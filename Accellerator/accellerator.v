==> flow/design.v <==
module cnvcp(
input clk,
input rst,
input  target_ready,
input  source_valid,
output reg ready,
output reg valid,
input [107:0] dataIn,
output reg [31:0] dataOut
);
reg [3:0] k[8:0];
reg [7:0] p[8:0];
reg [31:0] out;
reg [1:0] state;
localparam IDLE=2'b00, READING=2'b01, WRITING=2'b10, COMPUTING=2'b11;
always@(state)
begin
  case(state)
     IDLE:
           begin
             ready <= 1;
             valid <= 0;
           end
     READING:
            begin
	      ready <= 0;
              valid <= 0;
            end
     COMPUTING:
            begin
	      ready <= 0;
              valid <= 0;
            end
     WRITING:
          begin
	     valid <= 1;
             ready <= 0;
          end 
  endcase
end
always@(posedge clk)
begin
 if(rst)
   begin
     state<=IDLE;
     valid <= 0;
     ready <= 1;
   end
 else
   begin
     case(state)
       IDLE:
           begin
                if(source_valid)
                 state <= READING;
           end
       READING:
            begin
	       k[0] <=  dataIn[107:104];  
	       k[1] <= dataIn[103:100];  
	       k[2] <= dataIn[99:96];  
	       k[3] <= dataIn[95:92];
 	       k[4] <= dataIn[91:88];  
	       k[5] <= dataIn[87:84];  
	       k[6] <= dataIn[83:80];
  	       k[7] <= dataIn[79:76];
 	       k[8] <= dataIn[75:72];
               p[0] <= dataIn[71:64];  
	       p[1] <= dataIn[63:56]; 
	       p[2] <= dataIn[55:48];  
	       p[3] <= dataIn[47:40];
 		p[4] <= dataIn[39:32];  
   		p[5] <= dataIn[31:24];  
		p[6] <= dataIn[23:16];  
		p[7] <= dataIn [15:8];
 		p[8] <= dataIn[7:0];
               state <= COMPUTING;	
            end
       COMPUTING:
            begin
	      out <= (k[0]*p[0]) + (k[1]*p[1]) + (k[2]*p[2]) +  (k[3]*p[3]) + (k[4]*p[4]) + (k[5]*p[5]) + (k[6]*p[6]) + (k[7]*p[7]) + (k[8]*p[8]); 
                            dataOut <= out;
             if(target_ready)
             begin
              dataOut <= out;
             state <= WRITING;
             end
            end
       WRITING:
          begin
             if(~target_ready)
               state <= IDLE;		
          end 
     endcase
   end
end
endmodule
Step by step through the tools: cnvcp
What the tools print for cnvcp, step after step. Lines are those of the file above, counted from 1. Operators carry their Yosys type and port widths (W data, S select, Z words). Library cell names are shortened. Not given: --

Design top: cnvcp. Clock port: clk. Cell library: sky130hd. Corner: tt_025C_1v80.

After elaboration
Source: Yosys, flattened and elaborated. Widths are those after wreduce. Registers that Yosys merges into a memory's read port (data or address) are not register bits. Print and check cells do not count. Equal cells are merged and count once.

Bits in registers: 174. Under input port bits stands 112. Under output and inout port bits stands 34.

The figure for add/subtract/negate cells is 8. For $mul the number is 9. The figure for eq/ne operators is 6. The figure for reduce/logical cells is 5. For multiplexer cells the number is 4. For bitwise logic cells the number is 1.

Operators by type and width (count): $mul A4 B8 Y12 (9); $add A19 B12 Y20 (1); $add A18 B12 Y19 (1); $add A17 B12 Y18 (1); $add A16 B12 Y17 (1); $add A15 B12 Y16 (1); $add A14 B12 Y15 (1); $add A13 B12 Y14 (1); $add A12 B12 Y13 (1); $pmux W2 S4 (1); $ne A2 B2 Y1 const B (3); $mux W2 (3); $eq A2 B2 Y1 const B (2); $reduce_and A2 Y1 (2); $reduce_and A4 Y1 (1); $reduce_bool A4 Y1 (1); $eq A2 B1 Y1 const B (1); $logic_not A2 Y1 (1); $not A1 Y1 (1).

Depth
Depth = most cells in a row (Yosys ltp): at word level without a register or memory, in the mapped netlist without a sequential cell, where the memories' decode and read muxes count.

Depth after elaboration: 9. The entry for ABC_AREA reads 0. The entry for mapped depth reads 22.

Synthesis result
Source: synth_stat.txt of the flow (Yosys; design flattened, memories mapped). It holds for the ABC_AREA given above (unset counts as 0); a run with the other value may have another netlist. The area totals of this step are shown rounded.

Cell types (count): fa_1 (263); edfxtp_1 (140); inv_1 (319); and2_1 (172); ha_1 (77); nand2_1 (119); buf_4 (18); dfxtp_1 (4); xnor2_1 (6); a21oi_1 (9); nor2b_1 (5); o21ai_0 (6); nor2_1 (7); nand3_1 (5); a21o_1 (3); o21bai_1 (3); mux2i_1 (2); a211oi_1 (2).

Other cell types: 23; their cells: 29.

The figure for buffers is 20. The figure for flip-flop cells is 144. Cells in the netlist: 1189. Area of sequential cells: 4280 µm². Synthesis area: 13900 µm².

Worst setup path after synthesis
Source: OpenSTA report_checks on the synthesized netlist (no wires, ideal clock, input and output delay 20% of the period each), path of least setup slack; recovery checks are left aside. Register names are those of the netlist, which keeps one name where synthesis merged equal registers.

Path type: input to register. Start: input rst. End: register k[0][0]. Setup slack: -0.306 ns. Arrival time: 6.114 ns. Delay of the path: 5.426 ns. The figure for path buffers is 0. Stages: 1. The entry for time at the first pin reads 1.280 ns. The entry for clock period reads 6.4 ns. Under input delay stands 1.280 ns. The entry for required time reads 5.808 ns. Synthesis period reached: 6.706 ns.

"delay of the path" = arrival - input delay + setup time. "stages" counts driving pins, that of a launching flip-flop among them; a cell with two outputs on the path counts twice. "synthesis period reached" is the clock period less the worst setup slack; recovery checks do not enter. This is arithmetic on one report: input and output delays are still those of the set period (20% each). The rows between start and end are the longest chain of elaborated cells between them; the timing report does not say that the signal goes this way. Where chains are equally long, one stands for them. Each line given opens the expression or statement behind the cell; cells for indexed reads and writes are added by Yosys, which also makes memories of some case tables.

Path through: nor2b_1. The entry for cells in the longest elaborated chain reads 2.

RTL lines, path post-synthesis: start: declaration (line 3) `input rst,`; $not A1 Y1; $reduce_and A2 Y1; end: assignment (line 59) `k[0] <= dataIn[107:104];`; end: declaration (line 11) `reg [3:0] k[8:0];`.

Timing after layout
From the final timing report of run 1: the path of least setup slack in the routed layout; clock arrival at registers is part of the times.

Path type: register to register. Start: register k[5][2]. End: register out[15]. Arrival time: 6.68 ns. Setup slack: -1.11 ns. The entry for time at the first pin reads 0.43 ns. The figure for path buffers is 2. Stages: 21. The entry for required time reads 5.57 ns. The entry for clock period reads 5.39 ns.

The rows between start and end are the longest chain of elaborated cells between them; the timing report does not say that the signal goes this way. Where chains are equally long, one stands for them.

Path through: edfxtp_1 > buf_6 > and2_4 > fa_2 > fa_1 > inv_1 > fa_1 > fa_1 > inv_1 > fa_1 > fa_1 > inv_1 > fa_1 > inv_1 > fa_1 > buf_4 > fa_2 > a211oi_4 > o21ai_2 > a311oi_2 > o21bai_1. The entry for cells in the longest elaborated chain reads 5.

RTL lines, path after layout: start: declaration (line 11) `reg [3:0] k[8:0];`; start: assignment (line 64) `k[5] <= dataIn[87:84];`; $mul A4 B8 Y12 (line 81) `out <= (k[0]*p[0]) + (k[1]*p[1]) + (k[2]*p[2]) + (k[3]*p[3]) + (k[4]*p[4]) + (k[5]*p[5]) + (k[6]*p[6]) + (k[7] ...`; $add A16 B12 Y17 (line 81); $add A17 B12 Y18 (line 81); $add A18 B12 Y19 (line 81); $add A19 B12 Y20 (line 81); end: assignment (line 81); end: declaration (line 13) `reg [31:0] out;`.

2 stored runs of cnvcp in the flow (synthesis by Yosys, layout by OpenROAD, sky130hd cells), in arbitrary order. Constraints: input delay and output delay 20% of the set period each, output load 0.01 pF. "time used up by the worst setup path" is the time allowed to the run's worst setup path (the clock period less input and output delay, where it has them) less its slack. Clock arrival times count: a late capture clock shortens it, a late launch clock lengthens it. Results are given in rounded form.

Run 1 has these settings: period_ns 5.39; CORE_UTILIZATION 65; SETUP_SLACK_MARGIN 1.02; PLACE_DENSITY 0.5; CORE_MARGIN 2; CAP_MARGIN 35; SLEW_MARGIN 20. For the chip area in the Yosys report the run shows 13900 µm². For the total die area the run shows 22500 µm². The utilization after routing is 82.5 %. For the setup slack of the critical path the run shows -1.11 ns. The sum of negative setup slack is -10.5 ns. The worst hold slack in the final report stands at 0.419 ns. The time used up by the worst setup path is 6.50 ns. Critical path type: register to register.

Run 2 has these settings: period_ns 9.17; CORE_UTILIZATION 39; SETUP_SLACK_MARGIN 1.24; PLACE_DENSITY 0.86; CELL_PAD_IN_SITES_DETAIL_PLACEMENT 0; CAP_MARGIN 30; MAX_ROUTING_LAYER met4; CORE_MARGIN 2; SLEW_MARGIN 20. For the chip area in the Yosys report the run shows 13900 µm². For the total die area the run shows 37100 µm². The utilization after routing is 46.2 %. For the setup slack of the critical path the run shows 2.52 ns. The sum of negative setup slack is 0.000 ns. The worst hold slack in the final report stands at 0.419 ns. The time used up by the worst setup path is 6.65 ns. Critical path type: register to register.
